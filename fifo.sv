==> flow/design.v <==
module fifo_buffer #(
    parameter N=2,  
    parameter M=3, 
    localparam   WIDTH = 15+N, 
    localparam DEPTH = (2*N)*M
) (
    input clk,
    input rst,
    input wr_en,          
    input rd_en,          
    input [WIDTH-1:0] din,
    output reg [WIDTH-1:0] dout,
    output reg empty,
    output reg full
);
    reg [WIDTH-1:0] mem [DEPTH-1:0];
    reg [$clog2(DEPTH):0] rd_ptr = 0;
    reg [$clog2(DEPTH):0] wr_ptr = 0;
    reg [DEPTH-1:0] count = 0;
    always @(posedge clk or negedge rst) begin
        if (!rst) begin
            rd_ptr <= 0;
            wr_ptr <= 0;
            count <= 0;
            empty <= 1;
            full <= 0;
        end else begin
            if (wr_en && !full) begin
                mem[wr_ptr] <= din;
                wr_ptr <= wr_ptr + 1;
                count <= count + 1;
            end
            if (rd_en && !empty) begin
                dout <= mem[rd_ptr];
                rd_ptr <= rd_ptr + 1;
                count <= count - 1;
            end
            empty <= (count == 0);
            full  <= (count == DEPTH);
        end
    end
endmodule
# Step by step through the tools: fifo_buffer
# Tool output for the design above, in the order of the flow.
# Lines are those of the file above, counted from 1.
# Operators: Yosys type, input widths -> output width; for muxes data width and select width s.
# The mark n/a stands for no value.
[inputs]
design = "fifo_buffer"
clock_port = "clk"
cell_library = "sky130hd"
lib_corner = "tt_025C_1v80"

# Word level
# Yosys after proc, flatten, opt, wreduce and memory -nomap, before mapping. Print and check cells are not counted. Equal cells are merged and count once.
[op_classes]
equal = 23
n_mux = 3
n_div = 0
n_logic = 0
shifts = 0
n_mul = 0
n_addsub = 4
n_reduce_logical = 21
n_cmp = 0
[op_table]
columns = ["op", "n"]
rows = [
  ["$pmux 17 s12", 1],
  ["$reduce_and 3->1", 12],
  ["$eq 4x3->1 const B", 8],
  ["$eq 4x4->1 const B", 8],
  ["$mux 12", 2],
  ["$eq 4x2->1 const B", 4],
  ["$add 12x1->12 const B", 1],
  ["$sub 12x1->12 const B", 1],
  ["$eq 12x4->1 const B", 1],
  ["$logic_not 12->1", 1],
  ["$add 5x1->5 const B", 2],
  ["$eq 4x1->1 const B", 2],
  ["$logic_not 4->1", 2],
  ["$logic_and 1x1->1", 2],
  ["$logic_not 1->1", 2],
  ["$reduce_and 2->1", 1],
  ["$reduce_bool 2->1", 1],
]
[bits]
inputBits = 21
regBits = 245
ram_bits = 0
word_cells = 69
memories = 0
romBits = 0
clocked_rd_ports_x_width = 0
out_inout_bits = 19
latch_bits = 0

# Logic depth
# Depth = most cells in a row (Yosys ltp): at word level without a register or memory, in the mapped netlist without a sequential cell, where the memories' decode and read muxes count.
[logic_depth]
depth_word = 4
ABC_AREA = 1
depth_mapped = 16
mapped_depth_nobuf = 16

# After synthesis
# The flow's flattened synthesis, as Yosys stat reports it; memories are mapped. The netlist is that of the ABC_AREA named above (0 if unset); the other value can give another one.
# Totals and module areas in this step are rounded.
[mapped]
ffs = 243
area_um2 = 9799
buf_cells = 18
cell_count = 755
sequential_area_um2 = 7188
[types]
columns = ["type", "n", "type_area_um2"]
rows = [
  ["sky130_fd_sc_hd__edfxtp_1", 221, 6.64E+03],
  ["sky130_fd_sc_hd__nand2_1", 217, 814.531],
  ["sky130_fd_sc_hd__dfrtp_1", 21, 525.504],
  ["sky130_fd_sc_hd__inv_1", 57, 213.955],
  ["sky130_fd_sc_hd__a221oi_1", 16, 140.134],
  ["sky130_fd_sc_hd__a22o_1", 15, 131.376],
  ["sky130_fd_sc_hd__nand4_1", 21, 131.376],
  ["sky130_fd_sc_hd__nand3_1", 25, 125.12],
  ["sky130_fd_sc_hd__ha_1", 9, 112.608],
  ["sky130_fd_sc_hd__xor2_1", 11, 96.342],
  ["sky130_fd_sc_hd__nor3_1", 19, 95.091],
  ["sky130_fd_sc_hd__o21ai_0", 19, 95.091],
  ["sky130_fd_sc_hd__nor2_1", 18, 67.565],
  ["sky130_fd_sc_hd__a21oi_1", 13, 65.062],
  ["sky130_fd_sc_hd__o2111ai_1", 7, 61.309],
  ["sky130_fd_sc_hd__buf_2", 9, 45.043],
  ["sky130_fd_sc_hd__inv_2", 12, 45.043],
  ["sky130_fd_sc_hd__nand2_4", 4, 45.043],
]
# Other cell types: 22; their cells: 41.

# Worst setup path after synthesis
# Path of least setup slack by OpenSTA after synthesis, without wires, with an ideal clock, recovery checks aside; 20% of the period is set as input and as output delay. Where synthesis merged equal registers, the netlist keeps one of their names.
[synth_path]
kind = "input to register"
startpoint = "input port wr_en"
endpoint = "register mem[0][0]"
n_path_buf = 1
input_delay_ps = 672
period_ps = 3360
path_slack_ps = 398
path_delay_ps = 2290
t_arrival_ps = 2549
path_stages = 5
required_time_ps = 2947
t_first_pin_ps = 672
setup_time_ps = 413
period_less_setup_slack_ps = 2962
# "path_delay_ps" is the arrival time less input delay plus setup time.
# "path_stages" counts driving pins, that of a launching flip-flop among them; a cell with two outputs on the path counts twice.
# "period_less_setup_slack_ps" is the clock period less the worst setup slack; recovery checks do not enter. This is arithmetic on one report: input and output delays are still those of the set period (20% each).
# The rows between start and end are the longest chain of elaborated cells between them; the timing report does not say that the signal goes this way. Where chains are equally long, one stands for them.
# Each line given opens the expression or statement behind the cell; cells for indexed reads and writes are added by Yosys, which also makes memories of some case tables.
[synth_between]
cell_sequence = "sky130_fd_sc_hd__inv_1 -> sky130_fd_sc_hd__nor2_1 -> sky130_fd_sc_hd__nand2_1 -> sky130_fd_sc_hd__clkbuf_1 -> sky130_fd_sc_hd__nor3_1"
elab_chain_cells = 2
cells_between = 2
lines_between = 1
cone_classes = "reduce/logical (2)"
[synth_lines]
columns = ["item", "line_no", "source"]
rows = [
  ["start, declared", 9, "input wr_en,"],
  ["$logic_and 1x1->1", 28, "if (wr_en && !full) begin"],
  ["$reduce_and 3->1", "n/a", ""],
  ["end, assigned", 29, "mem[wr_ptr] <= din;"],
  ["end, declared", 16, "reg [WIDTH-1:0] mem [DEPTH-1:0];"],
]

# Timing after layout
# From the final timing report of run 1: the path of least setup slack in the routed layout; clock arrival at registers is part of the times.
# The path's times are printed in steps of 10 ps; the period is the one set.
[layout_path]
kind = "register to register"
startpoint = "register rd_ptr[0]"
endpoint = "register dout[3]"
period_ps = 3980
required_time_ps = 4350
path_stages = 8
t_first_pin_ps = 530
t_arrival_ps = 3390
setup_time_ps = 150
path_slack_ps = 960
n_path_buf = 0
# The rows between start and end are the longest chain of elaborated cells between them; the timing report does not say that the signal goes this way. Where chains are equally long, one stands for them.
[layout_between]
cell_sequence = "sky130_fd_sc_hd__dfrtp_1 -> sky130_fd_sc_hd__inv_1 -> sky130_fd_sc_hd__ha_1 -> sky130_fd_sc_hd__nand3_2 -> sky130_fd_sc_hd__nand4_1 -> sky130_fd_sc_hd__nor3_4 -> sky130_fd_sc_hd__nand2_1 -> sky130_fd_sc_hd__nand4_1"
elab_chain_cells = 2
cells_between = 13
lines_between = 1
cone_classes = "eq/ne (11); mux (1); reduce/logical (1)"
[layout_lines]
columns = ["item", "line_no", "source"]
rows = [
  ["start, declared", 17, "reg [$clog2(DEPTH):0] rd_ptr = 0;"],
  ["start, assigned", 22, "rd_ptr <= 0;"],
  ["start, assigned", 35, "rd_ptr <= rd_ptr + 1;"],
  ["$eq 4x4->1", 34, "dout <= mem[rd_ptr];"],
  ["$pmux 17 s12", 34, ""],
  ["end, assigned", 34, ""],
  ["end, declared", 12, "output reg [WIDTH-1:0] dout,"],
]

# fifo_buffer through Yosys and OpenROAD on sky130hd: 2 stored runs, unordered, with their settings and measured results. The constraints put input and output delay at 20% of the set period each and load the outputs with 0.01 pF.
# "achievedPeriod_ps" means the clock period less the worst setup slack. The figure is calculated, with input and output delays left at 20% of the set period.
# "worst_path_allowed_less_slack_ps": the worst setup path's part of the clock period (all of it between registers, 20% less for each end at a port) less its slack. A launch clock that arrives late makes it longer, a capture clock that arrives late makes it shorter.
# By "design_power_uw" is meant OpenSTA's value without simulated activity: inputs other than the clock are taken to toggle once in ten clock periods, and the tool carries that through the logic.
# "worst_path_allowed_less_slack_ps" is given in steps of 10 ps.
# The measured numbers are rounded.

[[run]]
name = "run 1"
[run.settings]
period_ns = 3.98
CORE_UTILIZATION = 46
SETUP_SLACK_MARGIN = 0.87
PLACE_DENSITY_LB_ADDON = 0.26
HOLD_SLACK_MARGIN = 0.07
CORE_ASPECT_RATIO = 1.58
CELL_PAD_IN_SITES_DETAIL_PLACEMENT = 2
TNS_END_PERCENT = 100
ABC_AREA = 1
GPL_TIMING_DRIVEN = 1
CAP_MARGIN = 25
CORE_MARGIN = 2
SLEW_MARGIN = 20
[run.results]
hold_ws_ps = 532
design_power_uw = 8264
achievedPeriod_ps = 3019
worst_path_allowed_less_slack_ps = 3020
worstPathKind = "register to register"
tns_ps = 0
ws_setup_ps = 961
post_route_util_pct = 54.8
post_synth_area_um2 = 9799
final_cell_area_um2 = 11530
final_die_area_um2 = 22520

[[run]]
name = "run 2"
[run.settings]
period_ns = 1.31
CORE_UTILIZATION = 29
PLACE_DENSITY_LB_ADDON = 0.17
CORE_MARGIN = 8
CELL_PAD_IN_SITES_DETAIL_PLACEMENT = 0
TNS_END_PERCENT = 25
ABC_AREA = 0
CTS_CLUSTER_SIZE = 24
CTS_CLUSTER_DIAMETER = 317
CAP_MARGIN = 15
SLEW_MARGIN = 20
[run.results]
hold_ws_ps = 474
design_power_uw = 26760
achievedPeriod_ps = 2035
worst_path_allowed_less_slack_ps = 2030
worstPathKind = "register to register"
tns_ps = -76980
ws_setup_ps = -725
post_route_util_pct = 38.6
post_synth_area_um2 = 9721
final_cell_area_um2 = 12860
final_die_area_um2 = 39630
